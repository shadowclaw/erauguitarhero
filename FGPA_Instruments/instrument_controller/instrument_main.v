==> flow/design.v <==
`timescale 1ns / 1ps
module LCD(
    input clk,
	 input [3:0] an0,
	 input [3:0] an1,
	 input [3:0] an2,
	 input [3:0] an3,
    output reg [7:0] CATHODE,
    output reg [3:0] ANODE
    );
reg [29:0] slw_clk = 0;
reg [1:0] i = 0;
always@(posedge clk)
begin
	if(slw_clk <= 50000)
	   slw_clk = slw_clk + 1;
	else
	   begin
		slw_clk = 0;
		case(i)
		2'b0:ANODE = 4'b0111;
		2'b1:ANODE = 4'b1011;
		2'b10:ANODE = 4'b1101;
		2'b11:ANODE = 4'b1110;
		endcase
		case(i)
		2'b0:begin
			  case(an0)
			  4'h0:CATHODE = 8'b11000000; 
			  4'h1:CATHODE = 8'b10000111; 
			  4'h2:CATHODE = 8'b10100100; 
			  4'h3:CATHODE = 8'b10110000; 
			  4'h4:CATHODE = 8'b10001100; 
			  endcase
			  end
		2'b1:begin
			  case(an1)
			  4'h0:CATHODE = 8'b11000000; 
			  4'h1:CATHODE = 8'b11111001; 
			  4'h2:CATHODE = 8'b10000110; 
			  4'h3:CATHODE = 8'b11000111; 
			  4'h4:CATHODE = 8'b11000111; 
			  endcase
			  end	
		2'b10:begin
			  case(an2)
			  4'h0:CATHODE = 8'b11000000; 
			  4'h1:CATHODE = 8'b11111001; 
			  4'h2:CATHODE = 8'b10001000; 
			  4'h3:CATHODE = 8'b10010010; 
			  4'h4:CATHODE = 8'b10011001; 
			  endcase
			  end
		2'b11:begin
			  case(an3)
			  4'h0:CATHODE = 8'b11000000; 
			  4'h1:CATHODE = 8'b10010001; 
			  4'h2:CATHODE = 8'b10100100; 
			  4'h3:CATHODE = 8'b10110000; 
			  4'h4:CATHODE = 8'b10000111; 
			  endcase
			  end
		endcase
		i = i + 1;
		end
end
endmodule
module async_receiver(clk, RxD, RxD_data_ready, RxD_data, RxD_endofpacket, RxD_idle);
input clk, RxD;
output RxD_data_ready;   
output [7:0] RxD_data;
parameter ClkFrequency = 50000000;  
parameter Baud = 115200;
output RxD_endofpacket;   
output RxD_idle;   
parameter Baud8 = Baud*8;
parameter Baud8GeneratorAccWidth = 16;
wire [Baud8GeneratorAccWidth:0] Baud8GeneratorInc = ((Baud8<<(Baud8GeneratorAccWidth-7))+(ClkFrequency>>8))/(ClkFrequency>>7);
reg [Baud8GeneratorAccWidth:0] Baud8GeneratorAcc;
always @(posedge clk) Baud8GeneratorAcc <= Baud8GeneratorAcc[Baud8GeneratorAccWidth-1:0] + Baud8GeneratorInc;
wire Baud8Tick = Baud8GeneratorAcc[Baud8GeneratorAccWidth];
reg [1:0] RxD_sync_inv;
always @(posedge clk) if(Baud8Tick) RxD_sync_inv <= {RxD_sync_inv[0], ~RxD};
reg [1:0] RxD_cnt_inv;
reg RxD_bit_inv;
always @(posedge clk)
if(Baud8Tick)
begin
	if( RxD_sync_inv[1] && RxD_cnt_inv!=2'b11) RxD_cnt_inv <= RxD_cnt_inv + 2'h1;
	else 
	if(~RxD_sync_inv[1] && RxD_cnt_inv!=2'b00) RxD_cnt_inv <= RxD_cnt_inv - 2'h1;
	if(RxD_cnt_inv==2'b00) RxD_bit_inv <= 1'b0;
	else
	if(RxD_cnt_inv==2'b11) RxD_bit_inv <= 1'b1;
end
reg [3:0] state;
reg [3:0] bit_spacing;
wire next_bit = (bit_spacing==4'd10);
always @(posedge clk)
if(state==0)
	bit_spacing <= 4'b0000;
else
if(Baud8Tick)
	bit_spacing <= {bit_spacing[2:0] + 4'b0001} | {bit_spacing[3], 3'b000};
always @(posedge clk)
if(Baud8Tick)
case(state)
	4'b0000: if(RxD_bit_inv) state <= 4'b1000;   
	4'b1000: if(next_bit) state <= 4'b1001;   
	4'b1001: if(next_bit) state <= 4'b1010;   
	4'b1010: if(next_bit) state <= 4'b1011;   
	4'b1011: if(next_bit) state <= 4'b1100;   
	4'b1100: if(next_bit) state <= 4'b1101;   
	4'b1101: if(next_bit) state <= 4'b1110;   
	4'b1110: if(next_bit) state <= 4'b1111;   
	4'b1111: if(next_bit) state <= 4'b0001;   
	4'b0001: if(next_bit) state <= 4'b0000;   
	default: state <= 4'b0000;
endcase
reg [7:0] RxD_data;
always @(posedge clk)
if(Baud8Tick && next_bit && state[3]) RxD_data <= {~RxD_bit_inv, RxD_data[7:1]};
reg RxD_data_ready, RxD_data_error;
always @(posedge clk)
begin
	RxD_data_ready <= (Baud8Tick && next_bit && state==4'b0001 && ~RxD_bit_inv);   
	RxD_data_error <= (Baud8Tick && next_bit && state==4'b0001 &&  RxD_bit_inv);   
end
reg [4:0] gap_count;
always @(posedge clk) if (state!=0) gap_count<=5'h00; else if(Baud8Tick & ~gap_count[4]) gap_count <= gap_count + 5'h01;
assign RxD_idle = gap_count[4];
reg RxD_endofpacket; always @(posedge clk) RxD_endofpacket <= Baud8Tick & (gap_count==5'h0F);
endmodule
`timescale 1ns / 1ps
module instrument_main(
    input clk,
	 input [2:0] btn,
	 input RxD,
	 input [7:0] sw,
    output reg [4:0] bass,
    output reg [3:0] drum,
	 output reg [4:0] guitar,
	 output strum_g,
	 output strum_b,
	 output drum_foot,
	 output reg [7:0] leds,
	 output [7:0] CATHODE,
	 output [3:0] ANODE
    );
wire RxD_data_ready;
wire [7:0] RxD_data;
reg [2:0] inst = 0;
reg [3:0] state_LED = 0;
reg [29:0] slw_clk = 0;
reg [29:0] slw_clk_foot = 0;
reg leds_on = 0;
reg [3:0] an0;
reg [3:0] an1;
reg [3:0] an2;
reg [3:0] an3;
async_receiver receiver(.clk(clk),.RxD(RxD), .RxD_data_ready(RxD_data_ready), .RxD_data(RxD_data));
strum_bar strum(.clk(clk),.inst(inst),.strum_b(strum_b),.strum_g(strum_g),.drum_foot(drum_foot));
LCD display(.clk(clk),.an0(an0),.an1(an1),.an2(an2),.an3(an3),.CATHODE(CATHODE),.ANODE(ANODE));
always@(posedge clk)
begin
	if(slw_clk <= 2700000)
		slw_clk = slw_clk + 1;
	else
		begin
		slw_clk = 0;
		leds_on = ~leds_on;
		state_LED = state_LED + 1;
		end
	if (sw[7] == 1)
	begin
		leds[7] = 0;
		an0 = 1;
		an1 = 2;
		an2 = 3;
		an3 = 4;
		case(btn)
		3'b100:	begin
					bass = sw[4:0];
					if(sw[4:0] > 0)
						inst[1]=1;
					else
						inst[1]=0;
					end
		3'b010:	begin
					drum = sw[4:1];
					inst[2] = sw[5];
					end
		3'b001:	begin
					guitar = sw[4:0];
					if(sw[4:0] > 0)
						inst[0]=1;
					else
						inst[0]=0;
					end
		default: begin
					bass = 0;
					inst = 0;
					drum = 0;
					guitar = 0;
					end
		endcase
	end
	else
	begin
		an0 = 4;
		an1 = 3;
		an2 = 2;
		an3 = 1;
		if (RxD_data_ready)
		begin 
			leds[7] = ~leds[7];
			case(RxD_data[2:0])
			3'b001:	begin 
						bass = RxD_data[7:3];
						if(RxD_data[7:3] > 0)
							inst[1]=1;
						else
							inst[1]=0;
						end 
			3'b010:	begin
							drum = RxD_data[6:3]; 
							if(RxD_data[7] == 1)  
								inst[2] = 1;
							else
								inst[2] = 0;
						end
			3'b100:	begin 
						guitar = RxD_data[7:3];
						if(RxD_data[7:3] > 0)
							inst[0]=1;
						else
							inst[0]=0;
						end 
			endcase
		end 
	end
	leds[6:0] = 0;
	case(btn)
	3'b100:begin
			 leds[4:0] = bass;
			 leds[5] = strum_b;
			 leds[6] = 0;
			 end
	3'b010:begin
			 leds[4:1] = drum;
			 leds[5] = drum_foot;
			 leds[6] = 0;
			 end
	3'b001:begin
			 leds[4:0] = guitar;
			 leds[5] = strum_g;
			 leds[6] = 0;
			 end
	default:
		    begin
			 if(leds_on == 1)
			 begin
				case(state_LED)
				4'h0:	begin
						leds[6:0] = 7'b1000000;
						end
				4'h1:	begin
						leds[6:0] = 7'b1100000;
						end
				4'h2:	begin
						leds[6:0] = 7'b0110000;
						end
				4'h3:	begin
						leds[6:0] = 7'b0011000;
						end
				4'h4:	begin
						leds[6:0] = 7'b0001100;
						end
				4'h5:	begin
						leds[6:0] = 7'b0000110;
						end
				4'h6:	begin
						leds[6:0] = 7'b0000011;
						end
				4'h7:	begin
						leds[6:0] = 7'b0000001;
						end
				4'h8:	begin
						leds[6:0] = 7'b0000000;
						end
				4'h9:	begin
						leds[6:0] = 7'b0000001;
						end
				4'hA:	begin
						leds[6:0] = 7'b0000011;
						end
				4'hB:	begin
						leds[6:0] = 7'b0000110;
						end
				4'hC:	begin
						leds[6:0] = 7'b0001100;
						end
				4'hD:	begin
						leds[6:0] = 7'b0011000;
						end
				4'hE:	begin
						leds[6:0] = 7'b0110000;
						end
				4'hF:	begin
						leds[6:0] = 7'b1100000;
						end
				endcase
			end
			end
	endcase
end
endmodule
`timescale 1ns / 1ps
module strum_bar(
    input clk,
    input [2:0] inst,
    output reg strum_b = 0,
    output reg strum_g = 0,
	 output reg drum_foot = 0
    );
reg [29:0] slw_clk_0 = 0;
reg [29:0] slw_clk_1 = 0;
reg [29:0] slw_clk_foot = 0;
always@(posedge clk)
begin
	if(strum_g != inst[0])	
	begin	
		if(slw_clk_0 < 1)   
			slw_clk_0 = slw_clk_0 + 1; 
		else
			begin
				strum_g = inst[0];
				slw_clk_0 = 0;
			end
	end
	if(strum_b != inst[1])
	begin
		if(slw_clk_1 < 1)
			slw_clk_1 = slw_clk_1 + 1;
		else
			begin
				strum_b = inst[1];
				slw_clk_1 = 0;
			end
	end
	if(drum_foot != inst[2])
	begin
		if(slw_clk_foot <= 1)   
			slw_clk_foot = slw_clk_foot + 1; 
		else
			begin
				drum_foot = inst[2];
				slw_clk_foot = 0;
			end
	end
end
endmodule
# --- Tool chain data of instrument_main ---
# The steps from the RTL of instrument_main to its reports follow in flow order.
# Lines are those of the file above, counted from 1.
# Operators carry their Yosys type and port widths (W data, S select, Z words).
design:
  top_module: "instrument_main"
  clock_port: "clk"
  lib: "sky130hd"
  lib_corner: "tt_025C_1v80"

# --- Elaborated design ---
# Yosys after proc, flatten, opt, wreduce and memory -nomap, before mapping. Memory bits, and registers merged into a memory's read port (data or address), are not among the register bits. Print and check cells are not counted. Equal cells are merged and count once.
# Yosys's memory passes give these memory sizes; they may raise the number of words (mostly to a power of two), join words into wider ones and drop unused or constant bits.
bits:
  register_bits: 246
  rom_bits: 112
  memories: 1
  input_bits: 13
  output_inout_bits: 37
  wordCells: 209
mem_list:
  columns: ["name", "words", "width", "rd", "write_ports", "line", "text"]
  rows:
  - ["(no name shown)", 16, 7, 1, 0, 263, "case(state_LED)"]
classes:
  addsub: 11
  compare: 7
  eq_ne: 57
  mux: 53
  logic: 11
  n_reduce_logical: 35
ops:
  columns: ["cell", "n"]
  rows:
  - ["$add A30 B1 Y30 const B", 5]
  - ["$pmux W8 S5", 3]
  - ["$pmux W8 S4", 2]
  - ["$lt A30 B1 Y1 const B", 2]
  - ["$mux W4", 14]
  - ["$pmux W4 S10", 1]
  - ["$eq A4 B4 Y1 const B", 9]
  - ["$le A30 B1 Y1 const B", 1]
  - ["$le A30 B16 Y1 const B", 1]
  - ["$le A30 B22 Y1 const B", 1]
  - ["$mux W5", 6]
  - ["$ne A2 B1 Y1 const B", 10]
  - ["$logic_not A4 Y1", 5]
  - ["$pmux W5 S2", 2]
  - ["$eq A3 B2 Y1 const B", 6]
  - ["$ne A6 B1 Y1 const B", 3]
  - ["$add A16 B11 Y17 const B", 1]
  - ["$pmux W4 S4", 1]
  - ["$eq A2 B2 Y1 const B", 7]
  - ["$reduce_bool A2 Y1", 7]
  - ["$eq A3 B1 Y1 const B", 4]
  - ["$eq A3 B3 Y1 const B", 4]
  - ["$pmux W4 S3", 1]
  - ["$mux W3", 4]
  - ["$reduce_and A11 Y1", 1]
  - ["$not A1 Y1", 10]
  - ["$reduce_and A2 Y1", 5]
  - ["$gt A5 B1 Y1 const B", 2]
# Other operator kinds: 23; their cells: 56.

# --- Depth ---
# Yosys ltp: most cells in a row. Word level: on the elaborated netlist, between registers, memories and ports. Mapped: between sequential cells and ports; inverters and the memories' decode and read muxes count.
depth:
  word_depth: 5
  ABC_AREA: 0
  mapped_depth: 11

# --- Netlist ---
# The flow's flattened synthesis, as Yosys stat reports it; memories are mapped. The netlist is that of the ABC_AREA named above (0 if unset); the other value can give another one.
synth_totals:
  cells: 739
  yosys_area_um2: 9178.8
  sequential_area_um2: 5915.7
  ffs: 233
  buffers: 20
types:
  columns: ["type", "n", "area_total_um2"]
  rows:
  - ["sky130_fd_sc_hd__edfxtp_1", 125, 3753.6]
  - ["sky130_fd_sc_hd__dfxtp_1", 108, 2.16E+03]
  - ["sky130_fd_sc_hd__ha_1", 27, 337.824]
  - ["sky130_fd_sc_hd__nor2_1", 80, 300.288]
  - ["sky130_fd_sc_hd__xor2_1", 34, 297.786]
  - ["sky130_fd_sc_hd__xnor2_1", 26, 227.718]
  - ["sky130_fd_sc_hd__nor4_1", 27, 168.912]
  - ["sky130_fd_sc_hd__nand2_1", 42, 157.651]
  - ["sky130_fd_sc_hd__inv_1", 37, 138.883]
  - ["sky130_fd_sc_hd__a22o_1", 15, 131.376]
  - ["sky130_fd_sc_hd__a21oi_1", 25, 125.12]
  - ["sky130_fd_sc_hd__nand3_1", 23, 115.11]
  - ["sky130_fd_sc_hd__a22oi_1", 15, 112.608]
  - ["sky130_fd_sc_hd__nor2b_1", 15, 93.84]
  - ["sky130_fd_sc_hd__nand4_1", 13, 81.328]
  - ["sky130_fd_sc_hd__a211oi_1", 9, 67.565]
  - ["sky130_fd_sc_hd__mux2i_1", 6, 60.058]
  - ["sky130_fd_sc_hd__nor3_1", 11, 55.053]
# Other cell types: 45; their cells: 101.
# The figures by module come from a second, unflattened synthesis with its own total; it is not the netlist above.
hier_totals:
  hier_cells: 844
  area_unflattened_um2: 9922.0
# Rows give one instance, submodules left out.
modules:
  columns: ["module", "instances", "n_cells", "area_um2", "seq_area_um2"]
  rows:
  - ["strum_bar", 1, 158, 3241.9, 2792.7]
  - ["instrument_main", 1, 332, 2975.4, 1271.2]
  - ["LCD", 1, 203, 1995.7, 991.0]
  - ["async_receiver", 1, 151, 1709.1, 1011.0]

# --- Worst setup path after synthesis ---
# Source: OpenSTA report_checks on the synthesized netlist (no wires, ideal clock, input and output delay 20% of the period each), path of least setup slack; recovery checks are left aside. Register names are those of the netlist, which keeps one name where synthesis merged equal registers.
synth_path:
  path_type: "register -> register"
  startpoint: "register strum.drum_foot"
  endpoint: "register strum.drum_foot"
  clock_period_ns: 5.16
  t_arrival_ns: 2.254
  slack_ns: 2.608
  delay_ns: 2.553
  stages: 3
  n_path_buf: 0
  synth_period_reached_ns: 2.552
# "delay_ns" = arrival - input delay + setup time.
# "stages": output pins that drive a net of the path, with the launching flip-flop's if there is one; two outputs of one cell count as two.
# "synth_period_reached_ns" is the clock period less the worst setup slack; recovery checks do not enter. This is arithmetic on one report: input and output delays are still those of the set period (20% each).
# The rows between start and end are the longest chain of elaborated cells between them; the timing report does not say that the signal goes this way. Where chains are equally long, one stands for them.
# A line is the first line of the expression or statement that the cell stems from. Yosys adds cells for indexed reads and writes and turns some case tables into memories.
synth_between:
  path_cell_list: "sky130_fd_sc_hd__edfxtp_1 sky130_fd_sc_hd__xor2_1 sky130_fd_sc_hd__and2_1"
  elab_chain_len: 2
  cells_between: 2
  lines_between: 1
synth_rtl:
  columns: ["element", "line", "text"]
  rows:
  - ["start: declaration", 324, "output reg drum_foot = 0"]
  - ["start: assignment", 357, "drum_foot = inst[2];"]
  - ["$ne A1 B1 Y1", 351, "if(drum_foot != inst[2])"]
  - ["$reduce_and A2 Y1", null, null]
  - ["end: assignment", 357, null]
  - ["end: declaration", 324, null]

# --- Timing after layout ---
# From the final timing report of record 2: the path of least setup slack in the routed layout; clock arrival at registers is part of the times.
layout_path:
  path_type: "input -> register"
  startpoint: "input port btn[1]"
  endpoint: "register leds[2]"
  clock_period_ns: 5.09
  t_arrival_ns: 3.56
  slack_ns: 1.95
  stages: 9
  n_path_buf: 3
# The rows between start and end are the longest chain of elaborated cells between them; the timing report does not say that the signal goes this way. Where chains are equally long, one stands for them.
# At most two assigning lines are given for a register; there are more.
layout_between:
  path_cell_list: "sky130_fd_sc_hd__clkdlybuf4s50_1 sky130_fd_sc_hd__clkinv_1 sky130_fd_sc_hd__nor3_1 sky130_fd_sc_hd__buf_2 sky130_fd_sc_hd__buf_4 sky130_fd_sc_hd__a221oi_1 sky130_fd_sc_hd__a21oi_1 sky130_fd_sc_hd__a22oi_1 sky130_fd_sc_hd__o211ai_1"
  elab_chain_len: 5
  cells_between: 13
layout_rtl:
  columns: ["element", "line", "text"]
  rows:
  - ["start: declaration", 137, "input [2:0] btn,"]
  - ["$eq A3 B2 Y1", 181, "case(btn)"]
  - ["$reduce_or A2 Y1", null, null]
  - ["$pmux W5 S2", 181, null]
  - ["$mux W5", 174, "if (sw[7] == 1)"]
  - ["$pmux W4 S3", 243, "case(btn)"]
  - ["end: assignment", 245, "leds[4:0] = bass;"]
  - ["end: assignment", 250, "leds[4:1] = drum;"]
  - ["end: declaration", 146, "output reg [7:0] leds,"]

# Measured data: module instrument_main, platform sky130hd, 2 stored runs of the flow under differing settings, order arbitrary. Input and output delays are each 20% of the period that was set; the output load is 0.01 pF.
# "achieved_period_ns" is the run's clock period less its worst setup slack. It is reckoned from that one timing run; input and output delays stay at 20% of the period that was set.
# "worst_setup_path_time_ns" = time allowed to the worst setup path (clock period - input delay - output delay, where it has them) - its slack; a late launch clock adds to it, a late capture clock takes from it.
# By "totalPower_w" is meant OpenSTA's value without simulated activity: inputs other than the clock are taken to toggle once in ten clock periods, and the tool carries that through the logic.
runs:
  - name: "record 1"
    settings:
      period_ns: 4.69
      CORE_UTILIZATION: 60
      PLACE_DENSITY_LB_ADDON: 0.16
      HOLD_SLACK_MARGIN: 0.11
      CELL_PAD_IN_SITES_GLOBAL_PLACEMENT: 3
      CELL_PAD_IN_SITES_DETAIL_PLACEMENT: 2
      GPL_ROUTABILITY_DRIVEN: 1
      SLEW_MARGIN: 20
      MIN_ROUTING_LAYER: "met1"
      CAP_MARGIN: 20
      CORE_MARGIN: 2
    outcome: "not finished: placement ended with error FLW-0024"
  - name: "record 2"
    settings:
      period_ns: 5.09
      CORE_UTILIZATION: 41
      SETUP_SLACK_MARGIN: 1.03
      PLACE_DENSITY_LB_ADDON: 0.06
      TNS_END_PERCENT: 75
      GPL_TIMING_DRIVEN: 0
      CTS_CLUSTER_SIZE: 49
      MIN_ROUTING_LAYER: "met1"
      CAP_MARGIN: 20
      CORE_MARGIN: 2
      SLEW_MARGIN: 20
    results:
      ys_area_um2: 9178.8
      fin_tns_ns: 0.000
      stdcell_area_um2: 11363.4
      final_hold_ws_ns: 0.398
      finalUtil_frac: 0.519
      achieved_period_ns: 3.139
      design_die_area_um2: 23600.6
      worst_setup_path_time_ns: 2.12
      critical_path_type: "input -> register"
      totalPower_w: 0.004644
      setup_ws_ns: 1.951
